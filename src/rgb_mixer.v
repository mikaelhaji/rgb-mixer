==> flow/design.v <==
`default_nettype none
`timescale 1ns/1ns
module debounce (
    input wire clk,
    input wire reset,
    input wire button,
    output reg debounced
);
    reg [7:0] history;
    always @(posedge clk) begin
        if(reset) begin
            history <= 0;
        end else begin
            history <= {history[6:0], button};  
            if (history == 8'b1111_1111)
                debounced <= 1;
            if (history == 8'b0000_0000)
                debounced <= 0;
        end
    end
endmodule
`default_nettype none
`timescale 1ns/1ns
module encoder (
    input clk,
    input reset,
    input a,
    input b,
    output reg [7:0] value
);
    reg old_a, old_b;
    always @(posedge clk) begin
        if(reset) begin
            old_a <= 0;
            old_b <= 0;
            value <= 0;
        end else begin
            old_a <= a;
            old_b <= b;
            case ({a, old_a, b, old_b})
                4'b1000: value <= value + 1;
                4'b0111: value <= value + 1;
                4'b0010: value <= value - 1;
                4'b1101: value <= value - 1;
            endcase 
        end
    end
endmodule
`default_nettype none
`timescale 1ns/1ns
module pwm (
    input wire clk,  
    input wire reset,
    output wire out,
    input wire [7:0] level
    );
	reg [7:0] counter;  
	always @(posedge clk) begin
		if(reset) begin  
			counter <= 0;
		end else begin
			counter <= counter + 1'b1;  
		end
	end
	assign out = counter < level;  
endmodule
`default_nettype none
`timescale 1ns/1ns
module rgb_mixer (
    input clk,
    input reset,
    input enc0_a,
    input enc0_b,
    input enc1_a,
    input enc1_b,
    input enc2_a,
    input enc2_b,
    output pwm0_out,
    output pwm1_out,
    output pwm2_out
);
wire [7:0] enc0, enc1, enc2;
wire enc0_a_db, enc0_b_db;
wire enc1_a_db, enc1_b_db;
wire enc2_a_db, enc2_b_db;
debounce debounce_0_a (.clk(clk), .reset(reset), .button(enc0_a), .debounced(enc0_a_db));
debounce debounce_0_b (.clk(clk), .reset(reset), .button(enc0_b), .debounced(enc0_b_db));
encoder encoder0 (.clk(clk), .reset(reset), .a(enc0_a_db), .b(enc0_b_db), .value(enc0));
pwm pwm0 (.clk(clk), .reset(reset), .out(pwm0_out), .level(enc0));
debounce debounce_1_a (.clk(clk), .reset(reset), .button(enc1_a), .debounced(enc1_a_db));
debounce debounce_1_b (.clk(clk), .reset(reset), .button(enc1_b), .debounced(enc1_b_db));
encoder encoder1 (.clk(clk), .reset(reset), .a(enc1_a_db), .b(enc1_b_db), .value(enc1));
pwm pwm1 (.clk(clk), .reset(reset), .out(pwm1_out), .level(enc1));
debounce debounce_2_a (.clk(clk), .reset(reset), .button(enc2_a), .debounced(enc2_a_db));
debounce debounce_2_b (.clk(clk), .reset(reset), .button(enc2_b), .debounced(enc2_b_db));
encoder encoder2 (.clk(clk), .reset(reset), .a(enc2_a_db), .b(enc2_b_db), .value(enc2));
pwm pwm2 (.clk(clk), .reset(reset), .out(pwm2_out), .level(enc2));
endmodule
From RTL to reports: rgb_mixer --
Tool output for the design above, in the order of the flow. Lines are those of the file above, counted from 1. Library cell names are shortened. Not given: n/a
Design: top rgb_mixer, clock clk, library sky130hd, timing corner tt_025C_1v80

After elaboration --
Counts by Yosys on the flattened word-level netlist (proc, flatten, opt, wreduce; memories kept). Register bits leave out memories and registers merged into their read ports (data or address). Print and check cells are left out. Cells with the same type and inputs are merged into one.
Storage and ports: register bits 108, output and inout bits 3, elaborated cells 91, input port bits 8
Cells by class: reductions and logical operators 27, muxes and demuxes 9, equality and inequality tests 18, $add $sub $neg 9, magnitude comparators 3, bitwise gates (word level) 1
Operator list (number):
- 8-bit by 1-bit adder with 8-bit output with constant B | 6
- 8-bit equality test with constant B | 6
- 8-bit zero test | 6
- 8-bit parallel mux with 2-bit select | 3
- 4-bit equality test with constant B | 6
- 8-bit by 1-bit subtractor with 8-bit output with constant B | 3
- 8-bit less-than comparator | 3
- 2-bit nonzero test | 9
- 2-bit AND reduction | 6
- 2-bit OR reduction | 6
- 4-bit by 2-bit equality test with 1-bit output with constant B | 3
- 4-bit by 3-bit equality test with 1-bit output with constant B | 3
- 1-bit two-way mux | 6
- 1-bit NOT | 1

Longest topological paths --
Depth = most cells in a row (Yosys ltp): at word level without a register or memory, in the mapped netlist without a sequential cell, where the memories' decode and read muxes count.
Logic depth: depth in word-level cells 3, ABC_AREA 0, depth in mapped cells 8, mapped depth without buffers 8

After synthesis --
The flow's flattened synthesis, as Yosys stat reports it; memories are mapped. The netlist is that of the ABC_AREA named above (0 if unset); the other value can give another one.
Mapped netlist: flip-flops 108, cell count 533, synthesis area 0.0050048 mm^2, buffer cells 16, sequential part of the area 0.0022221 mm^2
Cell types:
- dfxtp_1 | number 102, total area 2.04E+03 um^2
- ha_1 | number 42, total area 525.504 um^2
- nor2b_1 | number 57, total area 356.592 um^2
- xor2_1 | number 21, total area 183.926 um^2
- edfxtp_1 | number 6, total area 180.173 um^2
- a21oi_1 | number 33, total area 165.158 um^2
- nor2_1 | number 43, total area 161.405 um^2
- xnor2_1 | number 15, total area 131.376 um^2
- nand2_1 | number 34, total area 127.622 um^2
- a21o_1 | number 15, total area 112.608 um^2
- nand4_1 | number 17, total area 106.352 um^2
- nand3_1 | number 20, total area 100.096 um^2
- inv_1 | number 25, total area 93.84 um^2
- nor4_1 | number 13, total area 81.328 um^2
- fa_1 | number 3, total area 60.058 um^2
- clkbuf_1 | number 14, total area 52.55 um^2
- and3_1 | number 8, total area 50.048 um^2
- or2_2 | number 8, total area 50.048 um^2
Other cell types: 26; their cells: 57. The figures by module come from a second, unflattened synthesis with its own total; it is not the netlist above.
Unflattened totals: cell total of the unflattened synthesis 534, area (unflattened synthesis) 0.0051349 mm^2
Each row is one instance without its submodules.
By module:
- encoder | area 0.0006569 mm^2, cells 71, times used 3
- debounce | area 0.000284 mm^2, cells 24, times used 6
- pwm | area 0.0004867 mm^2, cells 59, times used 3
- rgb_mixer | area 0 mm^2, cells 0, times used 1

Worst setup path after synthesis --
OpenSTA on the mapped netlist: ideal clock, no wires. The path of least setup slack (recovery checks aside). Input and output delay are each 20% of the period. Register names are those of the netlist, which keeps one name where synthesis merged equal registers.
Timing path after synthesis: kind register -> register, start reg debounce_2_a.debounced, end reg encoder2.value[7], setup time 0.121 ns, period 3.08 ns, path buffers 0, arrival time 2.373 ns, time at the first pin 0.000 ns, path delay 2.494 ns, data required time 2.959 ns, path slack 0.585 ns, driving pins on the path 9, synthesis period reached 2.495 ns
"path delay" is the arrival time less input delay plus setup time. "driving pins on the path" counts driving pins, that of a launching flip-flop among them; a cell with two outputs on the path counts twice. "synthesis period reached" = period - worst setup slack (recovery checks aside). The figure is calculated, with input and output delays left at 20% of the set period. Between the ends stands the longest chain of elaborated cells between them, by number of cells; it is not shown to be the way that was timed. Of several equally long chains one is given. Each line given opens the expression or statement behind the cell; cells for indexed reads and writes are added by Yosys, which also makes memories of some case tables. At most two assigning lines are given for a register; there are more.
Between the ends, after synthesis: path through edfxtp_1 -> or4b_1 -> nand2_2 -> ha_1 -> a21oi_1 -> o21ai_0 -> a21oi_1 -> mux2_2 -> mux2_4, length of the longest elaborated chain 3, elaborated cells between the ends (all ways) 8, RTL lines with such cells 1
Ends and longest elaborated chain, after synthesis:
- start: declaration | RTL line 7 | output reg debounced
- start: assignment | RTL line 16 | debounced <= 1;
- start: assignment | RTL line 18 | debounced <= 0;
- 4-bit by 2-bit equality test with 1-bit output | RTL line 40 | case ({a, old_a, b, old_b})
- 2-bit OR reduction
- 8-bit parallel mux with 2-bit select | RTL line 40
- end: assignment | RTL line 41 | 4'b1000: value <= value + 1;
- end: assignment | RTL line 42 | 4'b0111: value <= value + 1;
- end: declaration | RTL line 29 | output reg [7:0] value

Worst path after layout --
From the final timing report of record 1: the path of least setup slack in the routed layout; clock arrival at registers is part of the times.
Timing path after layout: kind register -> output, start reg encoder2.value[1], end out pwm2_out, data required time 2.94 ns, time at the first pin 0.35 ns, path buffers 1, driving pins on the path 8, arrival time 2.25 ns, path slack 0.70 ns, external output delay 0.74 ns, period 3.68 ns
Between the ends stands the longest chain of elaborated cells between them, by number of cells; it is not shown to be the way that was timed. Of several equally long chains one is given. At most two assigning lines are given for a register; there are more.
Between the ends, after layout: path through dfxtp_1 -> inv_1 -> ha_1 -> a21o_1 -> a21o_1 -> a21oi_1 -> o21a_1 -> clkdlybuf4s50_1, length of the longest elaborated chain 1, elaborated cells between the ends (all ways) 1, RTL lines with such cells 1
Ends and longest elaborated chain, after layout:
- start: declaration | RTL line 29 | output reg [7:0] value
- start: assignment | RTL line 41 | 4'b1000: value <= value + 1;
- start: assignment | RTL line 42 | 4'b0111: value <= value + 1;
- 8-bit less-than comparator | RTL line 65 | assign out = counter < level;
- end: declaration | RTL line 80 | output pwm2_out

FLOW RESULTS
============

Flow measurements of rgb_mixer on sky130hd: 2 stored runs with different settings, listed in no order. Input and output delays are each 20% of the period that was set; the output load is 0.01 pF.
By "period achieved" is meant the clock period of the run minus its worst setup slack. This is arithmetic on one report: input and output delays are still those of the set period (20% each).
"worst path time": the worst setup path's part of the clock period (all of it between registers, 20% less for each end at a port) less its slack. A launch clock that arrives late makes it longer, a capture clock that arrives late makes it shorter.
"power" rests on the timing tool's default activity at the inputs, not on a simulated workload.

[record 1] flow files
==> flow/run.sh <==
#!/bin/bash
# the make line also repeats the synthesis and layout settings of config.mk as NAME=value (left out here)
make -C /OpenROAD-flow-scripts/flow DESIGN_CONFIG=/design/flow/config.mk WORK_HOME=/design/flow/orfs CLKGATE_MAP_FILE= finish
==> flow/config.mk <==
export PLATFORM = sky130hd
export DESIGN_NAME = rgb_mixer
export DESIGN_NICKNAME = rgb_mixer
export VERILOG_FILES = /design/flow/design.v
export SDC_FILE = /design/flow/constraint.sdc
export NUM_CORES = 4
export LEC_CHECK = 0
export CAP_MARGIN = 20
export CELL_PAD_IN_SITES_DETAIL_PLACEMENT = 0
export CORE_MARGIN = 2
export CORE_UTILIZATION = 23
export GPL_ROUTABILITY_DRIVEN = 1
export PLACE_DENSITY_LB_ADDON = 0.28
export SETUP_SLACK_MARGIN = -0.36
export SLEW_MARGIN = 20
==> flow/constraint.sdc <==
create_clock -name core_clock -period 3.68 [get_ports {clk}]
set_input_delay 0.7360 -clock core_clock [delete_from_list [all_inputs] [get_ports {clk}]]
set_output_delay 0.7360 -clock core_clock [all_outputs]
set_load 0.01 [all_outputs]

[record 1] result: synthesized cell area 0.0050048 mm^2; standard-cell area after routing 0.0057142 mm^2; worst slack on setup checks 0.698 ns; die size 0.0229553 mm^2; utilization 0.269; worst path time 2.25 ns; critical path type register -> output; summed negative setup slack 0.000 ns; period achieved 2.982 ns; power 0.002642 W; smallest hold slack 0.465 ns

[record 2] flow files
==> flow/run.sh <==
#!/bin/bash
# the make line also repeats the synthesis and layout settings of config.mk as NAME=value (left out here)
make -C /OpenROAD-flow-scripts/flow DESIGN_CONFIG=/design/flow/config.mk WORK_HOME=/design/flow/orfs CLKGATE_MAP_FILE= finish
==> flow/config.mk <==
export PLATFORM = sky130hd
export DESIGN_NAME = rgb_mixer
export DESIGN_NICKNAME = rgb_mixer
export VERILOG_FILES = /design/flow/design.v
export SDC_FILE = /design/flow/constraint.sdc
export NUM_CORES = 4
export LEC_CHECK = 0
export CAP_MARGIN = 20
export CORE_MARGIN = 2
export CORE_UTILIZATION = 19
export SLEW_MARGIN = 20
==> flow/constraint.sdc <==
create_clock -name core_clock -period 2.51 [get_ports {clk}]
set_input_delay 0.5020 -clock core_clock [delete_from_list [all_inputs] [get_ports {clk}]]
set_output_delay 0.5020 -clock core_clock [all_outputs]
set_load 0.01 [all_outputs]

[record 2] result: utilization 0.233; period achieved 2.472 ns; worst path time 2.47 ns; critical path type register -> register; worst slack on setup checks 0.038 ns; standard-cell area after routing 0.0060671 mm^2; synthesized cell area 0.0050048 mm^2; summed negative setup slack 0.000 ns; power 0.003994 W; smallest hold slack 0.460 ns; die size 0.0276557 mm^2
